==> flow/design.v <==
module i2c_slave ( 
    input  wire       clk,           
    input  wire       rst_n,         
    inout  wire       sda,           
    input  wire       scl,           
    output reg [7:0]  data_out       
); 
    reg [7:0] shift_reg; 
    reg [3:0] bit_cnt; 
    assign sda = 1'bz; 
    always @(negedge scl or negedge rst_n) begin 
        if (!rst_n) begin 
            bit_cnt   <= 0; 
            shift_reg <= 0; 
            data_out  <= 0; 
        end else begin 
            shift_reg <= {shift_reg[6:0], sda}; 
            bit_cnt <= bit_cnt + 1; 
            if (bit_cnt == 3'd7) begin 
                data_out <= {shift_reg[6:0], sda};  
                bit_cnt <= 0; 
                shift_reg <= 0; 
            end 
        end 
    end 
endmodule 
# == Tool chain data of i2c_slave ==
# Tool output for the design above, in the order of the flow.
# Lines are those of the file above, counted from 1.
# Not given: -
# design
design,i2c_slave
clk_port,scl
cell_library,sky130hd
pvt_corner,tt_025C_1v80

# == After elaboration ==
# Yosys after proc, flatten, opt, wreduce and memory -nomap, before mapping. Enables and synchronous resets that opt folds into registers are not counted as muxes. Memory bits, and registers merged into a memory's read port (data or address), are not among the register bits. Print and check cells are not counted. Equal cells are merged and count once.
# word_totals
register_bits,19
out_inout_bits,9
in_bits,3
# classes
eq_ne,1
addsub,1
muxes,2
# ops
cell,n
7-bit 2-to-1 mux,1
4-bit by 1-bit adder with 4-bit output (second input constant),1
4-bit by 3-bit == test with 1-bit output (second input constant),1
4-bit 2-to-1 mux,1

# == Logic depth ==
# Yosys ltp: most cells in a row. Word level: on the elaborated netlist, between registers, memories and ports. Mapped: between sequential cells and ports; inverters and the memories' decode and read muxes count.
# depth
word_depth,2
abc_area,0
mapped_depth,4

# == After synthesis ==
# Yosys stat after the flow's synthesis: flattened, memories mapped to cells. It holds for the ABC_AREA given above (unset counts as 0); a run with the other value may have another netlist.
# The area totals of this step are shown rounded.
# types
cell,n
sky130_fd_sc_hd__dfrtn_1,17
sky130_fd_sc_hd__mux2_2,4
sky130_fd_sc_hd__mux2_4,3
sky130_fd_sc_hd__and2_2,3
sky130_fd_sc_hd__nand3b_4,1
sky130_fd_sc_hd__and2_1,3
sky130_fd_sc_hd__buf_4,2
sky130_fd_sc_hd__ha_1,1
sky130_fd_sc_hd__buf_6,1
sky130_fd_sc_hd__xor2_1,1
sky130_fd_sc_hd__nor2b_1,1
sky130_fd_sc_hd__nand3_1,1
sky130_fd_sc_hd__conb_1,1
sky130_fd_sc_hd__nor2_1,1
# mapped
mapped_area_um2,643.1
n_buf,3
ff_cells,17
cells,40
seq_area_um2,425.4

# i2c_slave through Yosys and OpenROAD on sky130hd: 2 stored runs, unordered, with their settings and measured results. The constraints put input and output delay at 20% of the set period each and load the outputs with 0.01 pF.
# By "power_mw" is meant OpenSTA's value without simulated activity: inputs other than the clock are taken to toggle once in ten clock periods, and the tool carries that through the logic.
# The results are shown rounded.
# Among the settings, . means not set for that run.
run,period_ns,CORE_UTILIZATION,PLACE_DENSITY,CORE_ASPECT_RATIO,CELL_PAD_IN_SITES_DETAIL_PLACEMENT,TNS_END_PERCENT,CTS_CLUSTER_SIZE,CTS_CLUSTER_DIAMETER,CAP_MARGIN,CORE_MARGIN,SLEW_MARGIN,synthesis_area_um2,die_area_um2,finish.stdcell_area_um2,utilization_frac,ws_setup_ns,setupTns_ns,hold_ws_ns,power_mw
stored run 1,0.87,27,0.79,0.74,2,30,31,78,20,2,20,643.1,2793,847.1,0.37,-0.589,-8.839,0.438,1.334
stored run 2,1.67,40,.,.,.,.,.,.,20,2,20,643.1,1944,787.0,0.522,-0.327,-2.232,0.399,0.6880
