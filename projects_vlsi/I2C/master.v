==> flow/design.v <==
module i2c_master ( 
    input  wire       clk,          
    input  wire       rst_n,        
    input  wire       start,        
    input  wire [7:0] data_in,      
    output reg        scl,          
    inout  wire       sda,          
    output reg        done          
); 
    reg [7:0] shift_reg; 
    reg [3:0] bit_cnt; 
    reg       sda_en;    
    reg       sda_out;   
    assign sda = sda_en ? sda_out : 1'bz; 
    localparam IDLE        = 3'd0, 
               START_STATE = 3'd1, 
               BIT_LOW     = 3'd2, 
               BIT_HIGH    = 3'd3, 
               STOP_STATE  = 3'd4, 
               DONE_STATE  = 3'd5; 
    reg [2:0] state; 
    always @(posedge clk or negedge rst_n) begin 
        if (!rst_n) begin 
            state     <= IDLE; 
            scl       <= 1; 
            sda_en    <= 0; 
            sda_out   <= 1; 
            bit_cnt   <= 0; 
            shift_reg <= 8'd0; 
            done      <= 0; 
        end else begin 
            case (state) 
                IDLE: begin 
                    done   <= 0; 
                    scl    <= 1; 
                    sda_en <= 0; 
                    sda_out<= 1; 
                    bit_cnt<= 0; 
                    if (start) begin 
                        shift_reg <= data_in; 
                        state     <= START_STATE; 
                    end 
                end 
                START_STATE: begin 
                    sda_en  <= 1; 
                    sda_out <= 0; 
                    scl     <= 1; 
                    state   <= BIT_LOW; 
                end 
                BIT_LOW: begin 
                    scl     <= 0; 
                    sda_out <= shift_reg[7 - bit_cnt]; 
                    state   <= BIT_HIGH; 
                end 
                BIT_HIGH: begin 
                    scl <= 1; 
                    if (bit_cnt < 7) begin 
                        bit_cnt <= bit_cnt + 1; 
                        state   <= BIT_LOW; 
                    end else begin 
                        state <= STOP_STATE; 
                    end 
                end 
                STOP_STATE: begin 
                    scl     <= 0; 
                    sda_out <= 0; 
                    state   <= DONE_STATE; 
                end 
                DONE_STATE: begin 
                    scl     <= 1; 
                    sda_out <= 1; 
                    sda_en  <= 0;   
                    done    <= 1;   
                    state   <= IDLE; 
                end 
                default: state <= IDLE; 
            endcase 
        end 
 end 
endmodule 
======== From RTL to reports: i2c_master ========
The steps from the RTL of i2c_master to its reports follow in flow order.
Line numbers count from 1 in the design file above.
Cell names lack the library's common part.
The mark -- stands for no value.
set-up
  design top .............................. i2c_master
  clock port .............................. clk
  cell library ............................ sky130hd
  corner .................................. tt_025C_1v80

======== Word level ========
Yosys after proc, flatten, opt, wreduce and memory -nomap, before mapping. Memory bits, and registers merged into a memory's read port (data or address), are not among the register bits. Print and check cells are not counted.
bit counts
  cells after elaboration ................. 40
  latch bits .............................. 0
  bits of input ports ..................... 11
  flip-flop bits (word level) ............. 19
  output and inout bits ................... 3
  clocked read ports x word width ......... 0
  bits in writable memories ............... 0
  bits in read-only memories .............. 0
  memories ................................ 0
operators by class
  multiplexer cells ....................... 10
  magnitude comparators ................... 1
  reduce/logical cells .................... 12
  shifts and indexed selects .............. 1
  multipliers ............................. 0
  bitwise operators ....................... 0
  equality and inequality tests ........... 7
  add/subtract/negate cells ............... 2
  div/mod/pow operators ................... 0
operator list
  operator                                             count
  parallel mux 3 bit (select 5 bit)                    1
  nonzero test 2 bit                                   4
  variable part select 8 x 5 -> 1 bit                  1
  parallel mux 4 bit (select 2 bit)                    1
  OR reduction 2 bit                                   3
  equality test 3 x 2 -> 1 bit with constant B         2
  equality test 3 bit with constant B                  2
  two-way mux 3 bit                                    2
  parallel mux 1 bit (select 2 bit)                    3
  subtractor 3 x 4 -> 5 bit with constant A            1
  inequality test 2 bit with constant B                2
  AND reduction 2 bit                                  2
  adder 4 x 1 -> 4 bit with constant B                 1
  less-than comparator 4 x 3 -> 1 bit with constant B  1
  OR reduction 4 bit                                   1
  two-way mux 4 bit                                    1
  equality test 3 x 1 -> 1 bit with constant B         1
  zero test 3 bit                                      1
  nonzero test 3 bit                                   1
  parallel mux 1 bit (select 3 bit)                    1
  two-way mux 1 bit                                    1

======== Longest topological paths ========
Yosys ltp: most cells in a row. Word level: on the elaborated netlist, between registers, memories and ports. Mapped: between sequential cells and ports; inverters and the memories' decode and read muxes count.
depth
  word-level depth ........................ 3
  ABC_AREA ................................ 0
  mapped depth ............................ 4
  depth with buffers taken out ............ 4

======== Synthesis result ========
The flow's flattened synthesis, as Yosys stat reports it; memories are mapped. The netlist is that of the ABC_AREA named above (0 if unset); the other value can give another one.
Totals and module areas in this step are rounded.
cells by type
  type       count  area in all (um^2)
  dfrtp_1    18     450.432
  mux2_2     10     112.608
  dfstp_2    3      78.826
  nand2_1    8      30.029
  mux4_2     1      22.522
  a21oi_1    4      20.019
  inv_1      5      18.768
  nor2_1     5      18.768
  ha_1       1      12.512
  buf_6      1      11.261
  mux2i_1    1      10.01
  o21ai_0    2      10.01
  a311oi_1   1      8.758
  nand4b_1   1      8.758
  o2111ai_1  1      8.758
  xnor2_1    1      8.758
  a21o_1     1      7.507
  nor3b_1    1      7.507
Not listed: further types 4, cells in them 4.
synthesis totals
  sequential area ......................... 529 um^2
  cells in the netlist .................... 69
  flip-flops .............................. 21
  cell area after synthesis ............... 873 um^2
  buffer cells ............................ 1

======== Worst setup path after synthesis ========
Path of least setup slack by OpenSTA after synthesis, without wires, with an ideal clock, recovery checks aside; 20% of the period is set as input and as output delay. Where synthesis merged equal registers, the netlist keeps one of their names.
timing path post-synthesis
  path kind ............................... register -> register
  from .................................... reg bit_cnt[1]
  to ...................................... reg bit_cnt[1]
  path slack .............................. 751 ps
  time at the first pin ................... 0 ps
  setup time .............................. 127 ps
  period .................................. 2070 ps
  data required time ...................... 1943 ps
  stages .................................. 5
  arrival ................................. 1192 ps
  path delay .............................. 1319 ps
  buffers on the path ..................... 0
  synthesis period reached ................ 1319 ps
"path delay" is the arrival time less input delay plus setup time.
"stages": output pins that drive a net of the path, with the launching flip-flop's if there is one; two outputs of one cell count as two.
"synthesis period reached" is the clock period less the worst setup slack; recovery checks do not enter. This is arithmetic on one report: input and output delays are still those of the set period (20% each).
Between the ends stands the longest chain of elaborated cells between them, by number of cells; it is not shown to be the way that was timed. Of several equally long chains one is given.
A line is the first line of the expression or statement that the cell stems from. Yosys adds cells for indexed reads and writes and turns some case tables into memories.
At most two assigning lines are given for a register; there are more.
between the ends, post-synthesis
  cell sequence ........................... dfrtp_1 -> ha_1 -> a21oi_1 -> mux2i_1 -> o21ai_0
  length of the longest elaborated chain .. 3
  elaborated cells between the ends (all ways) .. 6
  source lines of those cells ............. 3
  classes of those cells .................. add/sub: 1; compare: 1; eq/ne: 1; mux: 2; reduce/logical: 1
RTL lines, path post-synthesis
  what                               line  text
  start: declaration                 11    reg [3:0] bit_cnt;
  start: assignment                  28    bit_cnt   <= 0;
  start: assignment                  58    bit_cnt <= bit_cnt + 1;
  adder 4 x 1 -> 4 bit               58
  two-way mux 4 bit                  57    if (bit_cnt < 7) begin
  parallel mux 4 bit (select 2 bit)  32    case (state)
  end: assignment                    28
  end: assignment                    58
  end: declaration                   11

Add stored flow runs of i2c_master

Top module i2c_master; platform sky130hd; tools Yosys and OpenROAD; 2 stored runs in no particular order. Input and output delays are each 20% of the period that was set; the output load is 0.01 pF.

======== flow run 1 ========
==> flow/run.sh <==
#!/bin/bash
# the make line also repeats the synthesis and layout settings of config.mk as NAME=value (left out here)
make -C /OpenROAD-flow-scripts/flow DESIGN_CONFIG=/design/flow/config.mk WORK_HOME=/design/flow/orfs CLKGATE_MAP_FILE= finish
==> flow/config.mk <==
export PLATFORM = sky130hd
export DESIGN_NAME = i2c_master
export DESIGN_NICKNAME = i2c_master
export VERILOG_FILES = /design/flow/design.v
export SDC_FILE = /design/flow/constraint.sdc
export NUM_CORES = 4
export LEC_CHECK = 0
export CAP_MARGIN = 20
export CELL_PAD_IN_SITES_DETAIL_PLACEMENT = 0
export CELL_PAD_IN_SITES_GLOBAL_PLACEMENT = 1
export CORE_ASPECT_RATIO = 0.53
export CORE_MARGIN = 9
export CORE_UTILIZATION = 64
export CTS_CLUSTER_DIAMETER = 107
export CTS_CLUSTER_SIZE = 90
export SETUP_SLACK_MARGIN = 0.41
export SLEW_MARGIN = 35
==> flow/constraint.sdc <==
create_clock -name core_clock -period 1.98 [get_ports {clk}]
set_input_delay 0.3960 -clock core_clock [delete_from_list [all_inputs] [get_ports {clk}]]
set_output_delay 0.3960 -clock core_clock [all_outputs]
set_load 0.01 [all_outputs]

-------- flow run 1 --------
  incomplete, floorplanning halted on PDN-0185

======== flow run 2 ========
==> flow/run.sh <==
#!/bin/bash
# the make line also repeats the synthesis and layout settings of config.mk as NAME=value (left out here)
make -C /OpenROAD-flow-scripts/flow DESIGN_CONFIG=/design/flow/config.mk WORK_HOME=/design/flow/orfs CLKGATE_MAP_FILE= finish
==> flow/config.mk <==
export PLATFORM = sky130hd
export DESIGN_NAME = i2c_master
export DESIGN_NICKNAME = i2c_master
export VERILOG_FILES = /design/flow/design.v
export SDC_FILE = /design/flow/constraint.sdc
export NUM_CORES = 4
export LEC_CHECK = 0
export CAP_MARGIN = 25
export CELL_PAD_IN_SITES_GLOBAL_PLACEMENT = 1
export CORE_ASPECT_RATIO = 0.9
export CORE_MARGIN = 2
export CORE_UTILIZATION = 62
export GPL_ROUTABILITY_DRIVEN = 0
export GPL_TIMING_DRIVEN = 1
export MAX_ROUTING_LAYER = met5
export PLACE_DENSITY_LB_ADDON = 0.1
export SETUP_SLACK_MARGIN = -0.05
export SLEW_MARGIN = 20
export TNS_END_PERCENT = 35
==> flow/constraint.sdc <==
create_clock -name core_clock -period 1.9 [get_ports {clk}]
set_input_delay 0.3800 -clock core_clock [delete_from_list [all_inputs] [get_ports {clk}]]
set_output_delay 0.3800 -clock core_clock [all_outputs]
set_load 0.01 [all_outputs]

-------- flow run 2 --------
  incomplete, placement halted on FLW-0024
